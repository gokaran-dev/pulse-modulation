==> flow/design.v <==
`timescale 1ns / 1ps
module SIDO_controller(
    input clk,
    input reset,
    input request_5V,
    input request_3V3,
    input signed [12:0] error_3v3,
    input signed [12:0] error_5v,
    input emergency_5v,
    input emergency_3v3,
    output reg Q_main,
    output reg Q_5V_enable,
    output reg Q_3V3_enable,
    output wire load_sharing_active
);
    parameter IDLE      = 3'b000,
              DEADTIME  = 3'b001,
              SERVE_3V3 = 3'b010,
              SERVE_5V  = 3'b011,
              EMERGENCY = 3'b100;
    reg [2:0] state, next_state;
    reg [4:0] deadtime_counter;
    reg [7:0] service_counter;
    reg current_comparison_result;
    assign load_sharing_active = request_3V3 && request_5V;
    always @(posedge clk or posedge reset) 
      begin
        if (reset)
          begin
            state <= IDLE;
            deadtime_counter <= 0;
            service_counter <= 0;
            current_comparison_result <= 0;
          end 
        else 
          begin
            state <= next_state;
            case(state)
                IDLE: 
                  begin
                    deadtime_counter <= 0;
                    service_counter <= 0;
                  end
                DEADTIME: 
                  begin
                    service_counter <= 0;
                    if(deadtime_counter < 5'd8)
                        deadtime_counter <= deadtime_counter + 1;
                    else
                        deadtime_counter <= 0;
                    if (deadtime_counter == 5'd6 && request_3V3 && request_5V)
                      begin
                        current_comparison_result <= (error_3v3 >= error_5v);
                      end
                  end
                SERVE_3V3: 
                  begin
                    deadtime_counter <= 0;
                    if(service_counter < 255)
                        service_counter <= service_counter + 1;
                  end
                SERVE_5V: 
                  begin
                    deadtime_counter <= 0;
                    if(service_counter < 255)
                        service_counter <= service_counter + 1;
                  end
                EMERGENCY: 
                  begin
                    deadtime_counter <= 0;
                    service_counter <= 0;
                  end
              endcase
          end
      end
      always @(*) begin
          case(state)
            IDLE: 
              begin
                if (emergency_5v || emergency_3v3)
                    next_state = EMERGENCY;
                else if (request_3V3 || request_5V)
                    next_state = DEADTIME;
                else
                    next_state = IDLE;
            end
            DEADTIME: 
              begin
                if (emergency_5v || emergency_3v3)
                    next_state = EMERGENCY;
                else if (deadtime_counter >= 5'd8) 
                  begin
                    if (request_3V3 && request_5V)
                        next_state = current_comparison_result ? SERVE_3V3 : SERVE_5V;
                    else if (request_3V3)
                        next_state = SERVE_3V3;
                    else if (request_5V)
                        next_state = SERVE_5V;
                    else
                       next_state = IDLE;                      
                end 
                else
                    next_state = DEADTIME;
            end
            SERVE_3V3: 
              begin
                if (emergency_5v && emergency_3v3)
                    next_state = EMERGENCY;
                else if (emergency_3v3)
                    next_state = SERVE_3V3;
                else if (emergency_5v)
                    next_state = EMERGENCY;
                else if (!request_5V && !request_3V3)
                    next_state = IDLE; 
                else if (!request_3V3)
                    next_state = IDLE;
                else if (service_counter > 120)
                    next_state = DEADTIME;
                else if (request_5V && service_counter > 25)
                    next_state = DEADTIME;
                else
                    next_state = SERVE_3V3;
            end
            SERVE_5V: 
              begin
                if (emergency_5v && emergency_3v3)
                    next_state = EMERGENCY;
                else if (emergency_5v)
                    next_state = SERVE_5V;
                else if (emergency_3v3)
                    next_state = EMERGENCY;
                else if (!request_5V && !request_3V3)
                    next_state = IDLE;    
                else if (!request_5V)
                    next_state = IDLE;
                else if (service_counter > 80)
                    next_state = DEADTIME;
                else if (request_3V3 && service_counter > 25)
                    next_state = DEADTIME;
                else
                    next_state = SERVE_5V;
              end
            EMERGENCY: 
              begin
                if (emergency_5v && emergency_3v3) 
                  begin
                    next_state = (error_5v >= error_3v3) ? SERVE_5V : SERVE_3V3;
                  end 
                else if (emergency_5v)
                    next_state = SERVE_5V;
                else if (emergency_3v3)
                    next_state = SERVE_3V3;
                else if (request_3V3 || request_5V)
                    next_state = DEADTIME;
                else
                    next_state = IDLE;
                end
                default: next_state = IDLE;
          endcase
      end
      always @(*) 
      begin
        Q_main = 0;
        Q_5V_enable = 0;
        Q_3V3_enable = 0;
        case(state)
            SERVE_3V3: 
              begin
                Q_main = 1;
                Q_3V3_enable = 1;
              end
            SERVE_5V: 
              begin
                Q_main = 1;
                Q_5V_enable = 1;
              end
            EMERGENCY: 
              begin
                Q_main = 1;
                if (emergency_5v && !emergency_3v3)
                    Q_5V_enable = 1;
                else if (emergency_3v3 && !emergency_5v)
                    Q_3V3_enable = 1;
                else if (emergency_5v && emergency_3v3) 
                  begin
                    if (error_5v >= error_3v3)
                        Q_5V_enable = 1;
                    else
                        Q_3V3_enable = 1;
                  end
              end
          endcase
      end
endmodule
* Tool chain data of SIDO_controller
Tool output for the design above, in the order of the flow.
Lines are those of the file above, counted from 1.
Operators: Yosys type, input widths -> output width; for muxes data width and select width s.
Cell names lack the library's common part.
The mark -- stands for no value.
- Top module :: SIDO_controller
- Clock port :: clk
- Standard-cell library :: sky130hd
- Timing corner :: tt_025C_1v80

* Elaborated design
Yosys after proc, flatten, opt, wreduce and memory -nomap, before mapping. Memory bits, and registers merged into a memory's read port (data or address), are not among the register bits. Print and check cells are not counted.
- Flip-flop bits (word level) :: 17
- Elaborated cells :: 86
- Equal/unequal tests :: 6
- Reduce/logical cells :: 24
- $lt $le $gt $ge :: 8
- Multiplexer cells :: 42
- Add/subtract/negate cells :: 2
** Operators by type and width (number)
- $mux 3 :: 11
- $ge 13x13->1 :: 2
- $mux 2 :: 12
- $gt 8x7->1 const B :: 2
- $pmux 8 s2 :: 1
- $pmux 3 s5 :: 1
- $mux 1 :: 12
- $pmux 5 s2 :: 1
- $logic_and 1x1->1 :: 9
- $add 8x1->8 const B :: 1
- $gt 8x5->1 const B :: 1
- $lt 8x8->1 const B :: 1
- $mux 8 :: 1
- $eq 3x2->1 const B :: 2
- $reduce_or 3->1 :: 2
- $add 5x1->5 const B :: 1
- $eq 5x3->1 const B :: 1
- $ge 5x4->1 const B :: 1
- $lt 5x4->1 const B :: 1
- $mux 5 :: 1
- $logic_not 1->1 :: 4
- $reduce_and 2->1 :: 2
- $reduce_or 4->1 :: 1
- $pmux 1 s2 :: 2
- $eq 3x1->1 const B :: 1
- $eq 3x3->1 const B :: 1
- $logic_not 3->1 :: 1
- $reduce_bool 3->1 :: 1
Other operator kinds: 4; their cells: 5.

* Logic depth
Yosys ltp: most cells in a row. Word level: on the elaborated netlist, between registers, memories and ports. Mapped: between sequential cells and ports; inverters and the memories' decode and read muxes count.
- Word-level depth :: 10
- ABC_AREA :: 0
- Gate-level depth with buffers :: 8

* Synthesis result
Yosys stat after the flow's synthesis: flattened, memories mapped to cells. It holds for the ABC_AREA given above (unset counts as 0); a run with the other value may have another netlist.
- Synthesis area :: 1577.8 sq um
- Buffers :: 10
- Mapped cells :: 197
- Flip-flops :: 19
- Sequential area :: 476.7 sq um
** Cells by type
- dfrtp_1 :: number 18, area in all 450.432 sq um
- ha_1 :: number 18, area in all 225.216 sq um
- nor2_1 :: number 25, area in all 93.84 sq um
- inv_1 :: number 23, area in all 86.333 sq um
- a21oi_1 :: number 15, area in all 75.072 sq um
- nand2_1 :: number 13, area in all 48.797 sq um
- o21ai_0 :: number 9, area in all 45.043 sq um
- xnor2_1 :: number 4, area in all 35.034 sq um
- nand4_1 :: number 5, area in all 31.28 sq um
- nand3_1 :: number 6, area in all 30.029 sq um
- clkbuf_1 :: number 7, area in all 26.275 sq um
- dfstp_2 :: number 1, area in all 26.275 sq um
- or3_1 :: number 4, area in all 25.024 sq um
- buf_6 :: number 2, area in all 22.522 sq um
- o21bai_1 :: number 3, area in all 22.522 sq um
- nor3_1 :: number 4, area in all 20.019 sq um
- a22oi_1 :: number 2, area in all 15.014 sq um
- nor3b_1 :: number 2, area in all 15.014 sq um
Other cell types: 31; their cells: 36.

* Timing after synthesis
OpenSTA on the mapped netlist: ideal clock, no wires. The path of least setup slack (recovery checks aside). Input and output delay are each 20% of the period. Register names are those of the netlist, which keeps one name where synthesis merged equal registers.
- Path type :: in2out
- Start :: in error_3v3[3]
- End :: out Q_3V3_enable
- Path delay :: 1.281 ns
- Period :: 3.72 ns
- Stages :: 7
- Data required time :: 2.976 ns
- Data arrival time :: 2.025 ns
- External output delay :: 0.744 ns
- Path slack :: 0.951 ns
- Synthesis period reached :: 2.769 ns
"path delay" is the arrival time less input delay plus setup time.
A path that ends at an output port has no setup time.
"stages": output pins that drive a net of the path, with the launching flip-flop's if there is one; two outputs of one cell count as two.
"synthesis period reached" is the clock period less the worst setup slack; recovery checks do not enter. This is arithmetic on one report: input and output delays are still those of the set period (20% each).
The rows between start and end are the longest chain of elaborated cells between them; the timing report does not say that the signal goes this way. Where chains are equally long, one stands for them.
A line is the first line of the expression or statement that the cell stems from. Yosys adds cells for indexed reads and writes and turns some case tables into memories.
- Path through :: inv_1 ha_1 a21oi_1 a21boi_0 o31ai_1 nand3b_1 a41oi_1
- Length of the longest elaborated chain :: 6
- Elaborated cells on any way between the ends :: 6
- Those cells by class :: compare (1); mux (5)
** RTL lines, path post-synthesis
- from (decl) :: RTL line 7 : input signed [12:0] error_3v3,
- $ge 13x13->1 :: RTL line 186 : if (error_5v >= error_3v3)
- $mux 1 :: RTL line 186
- $mux 1 :: RTL line 184 : else if (emergency_5v && emergency_3v3)
- $mux 1 :: RTL line 182 : else if (emergency_3v3 && !emergency_5v)
- $mux 1 :: RTL line 180 : if (emergency_5v && !emergency_3v3)
- $pmux 1 s2 :: RTL line 166 : case(state)
- to (decl) :: RTL line 13 : output reg Q_3V3_enable,

* Worst path after layout
Path of least setup slack in the final report of run 1 (OpenROAD, finished layout, wires in). Where an end is a register, its clock arrival counts in the times.
- Path type :: in2out
- Start :: in error_3v3[2]
- End :: out Q_3V3_enable
- Stages :: 10
- Period :: 3.77 ns
- External output delay :: 0.75 ns
- Data arrival time :: 2.36 ns
- Path slack :: 0.66 ns
- Data required time :: 3.02 ns
The rows between start and end are the longest chain of elaborated cells between them; the timing report does not say that the signal goes this way. Where chains are equally long, one stands for them.
- Path through :: clkbuf_2 inv_2 ha_4 nand4_1 buf_4 o41ai_4 nand3b_1 buf_4 a41oi_2 buf_2
- Length of the longest elaborated chain :: 6
- Elaborated cells on any way between the ends :: 6
- Those cells by class :: compare (1); mux (5)
** RTL lines, path after layout
- from (decl) :: RTL line 7 : input signed [12:0] error_3v3,
- $ge 13x13->1 :: RTL line 186 : if (error_5v >= error_3v3)
- $mux 1 :: RTL line 186
- $mux 1 :: RTL line 184 : else if (emergency_5v && emergency_3v3)
- $mux 1 :: RTL line 182 : else if (emergency_3v3 && !emergency_5v)
- $mux 1 :: RTL line 180 : if (emergency_5v && !emergency_3v3)
- $pmux 1 s2 :: RTL line 166 : case(state)
- to (decl) :: RTL line 13 : output reg Q_3V3_enable,

--- measured runs ---
Design SIDO_controller on sky130hd. What follows are 2 stored runs of the flow, each under its own settings; their order means nothing. The constraints put input and output delay at 20% of the set period each and load the outputs with 0.01 pF.
"worst path time" is the time allowed to the run's worst setup path (the clock period less input and output delay, where it has them) less its slack. Clock arrival times count: a late capture clock shortens it, a late launch clock lengthens it.

* Run 1
** Files
==> flow/run.sh <==
#!/bin/bash
# the make line also repeats the synthesis and layout settings of config.mk as NAME=value (left out here)
make -C /OpenROAD-flow-scripts/flow DESIGN_CONFIG=/design/flow/config.mk WORK_HOME=/design/flow/orfs CLKGATE_MAP_FILE= finish
==> flow/config.mk <==
export PLATFORM = sky130hd
export DESIGN_NAME = SIDO_controller
export DESIGN_NICKNAME = SIDO_controller
export VERILOG_FILES = /design/flow/design.v
export SDC_FILE = /design/flow/constraint.sdc
export NUM_CORES = 4
export LEC_CHECK = 0
export ABC_AREA = 0
export CAP_MARGIN = 20
export CORE_MARGIN = 6
export CORE_UTILIZATION = 22
export CTS_CLUSTER_SIZE = 97
export HOLD_SLACK_MARGIN = 0.11
export MAX_ROUTING_LAYER = met5
export PLACE_DENSITY_LB_ADDON = 0.25
export SETUP_SLACK_MARGIN = 0.7
export SLEW_MARGIN = 10
==> flow/constraint.sdc <==
create_clock -name core_clock -period 3.77 [get_ports {clk}]
set_input_delay 0.7540 -clock core_clock [delete_from_list [all_inputs] [get_ports {clk}]]
set_output_delay 0.7540 -clock core_clock [all_outputs]
set_load 0.01 [all_outputs]
** Results
- Synthesis area :: 1577.8 sq um
- Die area :: 9348.0 sq um
- Standard-cell area after layout :: 2376.0 sq um
- Post-layout utilization :: 34.6%
- Setup slack of the worst path :: 0.658 ns
- Setup total negative slack :: 0.000 ns
- Worst hold slack in the final report :: 0.552 ns
- Worst path time :: 1.60 ns
- Kind of the worst setup path :: in2out

* Run 2
** Files
==> flow/run.sh <==
#!/bin/bash
# the make line also repeats the synthesis and layout settings of config.mk as NAME=value (left out here)
make -C /OpenROAD-flow-scripts/flow DESIGN_CONFIG=/design/flow/config.mk WORK_HOME=/design/flow/orfs CLKGATE_MAP_FILE= finish
==> flow/config.mk <==
export PLATFORM = sky130hd
export DESIGN_NAME = SIDO_controller
export DESIGN_NICKNAME = SIDO_controller
export VERILOG_FILES = /design/flow/design.v
export SDC_FILE = /design/flow/constraint.sdc
export NUM_CORES = 4
export LEC_CHECK = 0
export ABC_AREA = 1
export CAP_MARGIN = 20
export CORE_MARGIN = 2
export CORE_UTILIZATION = 66
export CTS_CLUSTER_DIAMETER = 175
export MAX_ROUTING_LAYER = met4
export PLACE_DENSITY = 0.5
export SLEW_MARGIN = 20
==> flow/constraint.sdc <==
create_clock -name core_clock -period 2.78 [get_ports {clk}]
set_input_delay 0.5560 -clock core_clock [delete_from_list [all_inputs] [get_ports {clk}]]
set_output_delay 0.5560 -clock core_clock [all_outputs]
set_load 0.01 [all_outputs]
** Results
- Synthesis area :: 1640.3 sq um
- Die area :: 2900.4 sq um
- Standard-cell area after layout :: 2270.9 sq um
- Post-layout utilization :: 94.2%
- Setup slack of the worst path :: 0.066 ns
- Setup total negative slack :: 0.000 ns
- Worst hold slack in the final report :: 0.540 ns
- Worst path time :: 1.60 ns
- Kind of the worst setup path :: in2out
--- end ---
