==> flow/design.v <==
`timescale 1ns / 1ps
module DualSlopePWM #(
    parameter RESOLUTION=10,
    parameter DUTY=123
  )(
    input clk,rst,
    output reg PWM_out
);
    localparam TOP=(1<<RESOLUTION)-1;    
    reg [RESOLUTION-1:0] counter;
    reg next_direction,direction;
    always @(*) 
      begin
        next_direction=direction;
        if (counter==TOP)
            next_direction=0;
        else if (counter==0)
            next_direction=1;
    end
    always @(posedge clk or posedge rst) 
      begin
        if(rst) 
          begin
            counter<=0;
            direction<=1;
            PWM_out<=0;
          end 
        else 
          begin
            direction<=next_direction;
            counter<=(next_direction)?(counter+1):(counter-1);
            PWM_out<=(counter<DUTY);
        end
    end
endmodule
Reports on DualSlopePWM
Tool output for the design above, in the order of the flow.
Lines are those of the file above, counted from 1.
Library cell names are shortened.
{ "setup": {"top_module": "DualSlopePWM", "clock_port": "clk", "lib": "sky130hd", "lib_corner": "tt_025C_1v80"} }

Word level
Yosys after proc, flatten, opt, wreduce and memory -nomap, before mapping. Enables and synchronous resets that opt folds into registers are not counted as muxes. Memory bits, and registers merged into a memory's read port (data or address), are not among the register bits. Print and check cells are not counted. Equal cells are merged and count once.
{ "word_totals": {"register_bits": 12, "inputBits": 2, "elab_cells": 11} }
{ "op_classes": {"addsub": 2, "cmp": 1, "equal": 1, "n_mux": 3, "reduce_logical": 1} }
{ "ops": {"columns": ["op", "count"], "rows": [
  ["adder 10 x 1 -> 10 bit with constant B", 1],
  ["subtractor 10 x 1 -> 10 bit with constant B", 1],
  ["equality test 10 bit with constant B", 1],
  ["less-than comparator 10 x 7 -> 1 bit with constant B", 1],
  ["zero test 10 bit", 1],
  ["2-to-1 mux 10 bit", 1],
  ["2-to-1 mux 1 bit", 2]
]} }

Longest topological paths
Longest topological path by Yosys (ltp), each cell counted once; first at word level (registers and memories cut), then after technology mapping (sequential cells cut; the memories' decode and read muxes count).
{ "logic_depth": {"ltp_word": 4, "ABC_AREA": 0, "ltp_mapped": 11, "depth_no_buf": 10} }

Synthesis result
Source: synth_stat.txt of the flow (Yosys; design flattened, memories mapped). It holds for the ABC_AREA given above (unset counts as 0); a run with the other value may have another netlist.
The area totals of this step are shown rounded.
{ "by_type": {"columns": ["cell", "count", "type_area_um2"], "rows": [
  ["dfrtp_1", 11, 275.264],
  ["ha_1", 8, 100.096],
  ["a21o_1", 4, 30.029],
  ["dfstp_2", 1, 26.275],
  ["inv_1", 7, 26.275],
  ["xor2_1", 3, 26.275],
  ["nor2b_1", 4, 25.024],
  ["a21oi_1", 4, 20.019],
  ["fa_1", 1, 20.019],
  ["nor3_1", 4, 20.019],
  ["nand4_1", 3, 18.768],
  ["xnor2_1", 2, 17.517],
  ["a221oi_2", 1, 15.014],
  ["nor2_1", 4, 15.014],
  ["a31oi_1", 2, 12.512],
  ["a31oi_2", 1, 12.512],
  ["o31ai_2", 1, 12.512],
  ["mux2i_1", 1, 10.01]
]} }
Not listed: further types 14, cells in them 16.
{ "mapped": {"cell_count": 78, "yosys_area_um2": 785, "seq_area_um2": 302, "flip_flops": 12, "n_buf": 1} }

Timing after synthesis
Path of least setup slack by OpenSTA after synthesis, without wires, with an ideal clock, recovery checks aside; 20% of the period is set as input and as output delay. Where synthesis merged equal registers, the netlist keeps one of their names.
{ "synth_path": {"path_type": "register to register", "start": "register counter[0]", "end": "register counter[9]", "period_ps": 2480, "setup_ps": 79, "t_first_pin_ps": 0, "arrival_ps": 2367, "slack_ps": 34, "path_delay_ps": 2446, "stages": 11, "synth_period_reached_ps": 2446} }
"path_delay_ps" is the arrival time less input delay plus setup time.
"stages": output pins that drive a net of the path, with the launching flip-flop's if there is one; two outputs of one cell count as two.
"synth_period_reached_ps" = period - worst setup slack (recovery checks aside). The figure is calculated, with input and output delays left at 20% of the set period.
The rows between start and end are the longest chain of elaborated cells between them; the timing report does not say that the signal goes this way. Where chains are equally long, one stands for them.
Each line given opens the expression or statement behind the cell; cells for indexed reads and writes are added by Yosys, which also makes memories of some case tables.
{ "synth_via": {"path_cell_list": "dfrtp_1 nor4_1 a31oi_1 a31oi_2 inv_1 ha_1 a21o_1 a21oi_1 o31ai_2 a221oi_2 xor2_1", "elab_chain_cells": 4, "cells_between": 7, "cone_lines": 3, "classes_between": "add/sub: 2; eq/ne: 1; mux: 3; reduce/logical: 1"} }
{ "synth_lines": {"columns": ["item", "line_no", "rtl"], "rows": [
  ["start, declared", 10, "reg [RESOLUTION-1:0] counter;"],
  ["start, assigned", 24, "counter<=0;"],
  ["start, assigned", 31, "counter<=(next_direction)?(counter+1):(counter-1);"],
  ["zero test 10 bit", 17, "else if (counter==0)"],
  ["2-to-1 mux 1 bit", 17, null],
  ["2-to-1 mux 1 bit", 15, "if (counter==TOP)"],
  ["2-to-1 mux 10 bit", 31, null],
  ["end, assigned", 24, null],
  ["end, assigned", 31, null],
  ["end, declared", 10, null]
]} }
Some nets on the timed path still bear RTL names; the line given drives or declares the net.
{ "synth_named_nets": {"columns": ["signal", "line_no"], "rows": [
  ["next_direction", 15]
]} }

Timing after layout
From the final timing report of flow run B: the path of least setup slack in the routed layout; clock arrival at registers is part of the times.
The report prints the path's times to 10 ps; the period is as set.
{ "layout_path": {"path_type": "register to register", "start": "register counter[0]", "end": "register counter[9]", "period_ps": 3830, "setup_ps": 70, "t_first_pin_ps": 280, "arrival_ps": 3000, "slack_ps": 1030, "stages": 10} }
The rows between start and end are the longest chain of elaborated cells between them; the timing report does not say that the signal goes this way. Where chains are equally long, one stands for them.
{ "layout_via": {"path_cell_list": "dfrtp_1 nor4_1 a31oi_1 a31oi_2 inv_1 ha_1 a21o_1 a21o_1 a221oi_2 xor2_1", "elab_chain_cells": 4, "cells_between": 7, "cone_lines": 3, "classes_between": "add/sub: 2; eq/ne: 1; mux: 3; reduce/logical: 1"} }
{ "layout_lines": {"columns": ["item", "line_no", "rtl"], "rows": [
  ["start, declared", 10, "reg [RESOLUTION-1:0] counter;"],
  ["start, assigned", 24, "counter<=0;"],
  ["start, assigned", 31, "counter<=(next_direction)?(counter+1):(counter-1);"],
  ["zero test 10 bit", 17, "else if (counter==0)"],
  ["2-to-1 mux 1 bit", 17, null],
  ["2-to-1 mux 1 bit", 15, "if (counter==TOP)"],
  ["2-to-1 mux 10 bit", 31, null],
  ["end, assigned", 24, null],
  ["end, assigned", 31, null],
  ["end, declared", 10, null]
]} }
Some nets on the timed path still bear RTL names; the line given drives or declares the net.
{ "layout_named_nets": {"columns": ["signal", "line_no"], "rows": [
  ["next_direction", 15]
]} }

FLOW RESULTS
============

Flow measurements of DualSlopePWM on sky130hd: 2 stored runs with different settings, listed in no order. Input and output delays are each 20% of the period that was set; the output load is 0.01 pF.
"timing.achieved_period_ps" = clock period - worst setup slack. The figure is calculated, with input and output delays left at 20% of the set period.
By "totalPower_mw" is meant OpenSTA's value without simulated activity: inputs other than the clock are taken to toggle once in ten clock periods, and the tool carries that through the logic.
The measured numbers are rounded.
[
  {
    "run": "flow run A",
    "settings": { "period_ns": 2.73, "CORE_UTILIZATION": 70, "PLACE_DENSITY": 0.57, "CORE_ASPECT_RATIO": 0.65, "CORE_MARGIN": 10, "CELL_PAD_IN_SITES_GLOBAL_PLACEMENT": 1, "TNS_END_PERCENT": 10, "GPL_TIMING_DRIVEN": 1, "GPL_ROUTABILITY_DRIVEN": 1, "SLEW_MARGIN": 30, "MIN_ROUTING_LAYER": "met1", "CAP_MARGIN": 20 },
    "outcome": "no results, floorplanning failed with PDN-0185"
  },
  {
    "run": "flow run B",
    "settings": { "period_ns": 3.83, "CORE_UTILIZATION": 58, "SETUP_SLACK_MARGIN": -0.13, "PLACE_DENSITY": 0.61, "CORE_MARGIN": 4, "CTS_CLUSTER_DIAMETER": 33, "CAP_MARGIN": 25, "MIN_ROUTING_LAYER": "met2", "MAX_ROUTING_LAYER": "met5", "SLEW_MARGIN": 20 },
    "results": { "final_hold_ws_ps": 589, "totalPower_mw": 0.233, "tns_ps": 0, "total_die_area_um2": 2000, "timing.achieved_period_ps": 2798, "final_setup_ws_ps": 1030, "finish.utilization_frac": 0.72, "synthArea_um2": 785 }
  }
]
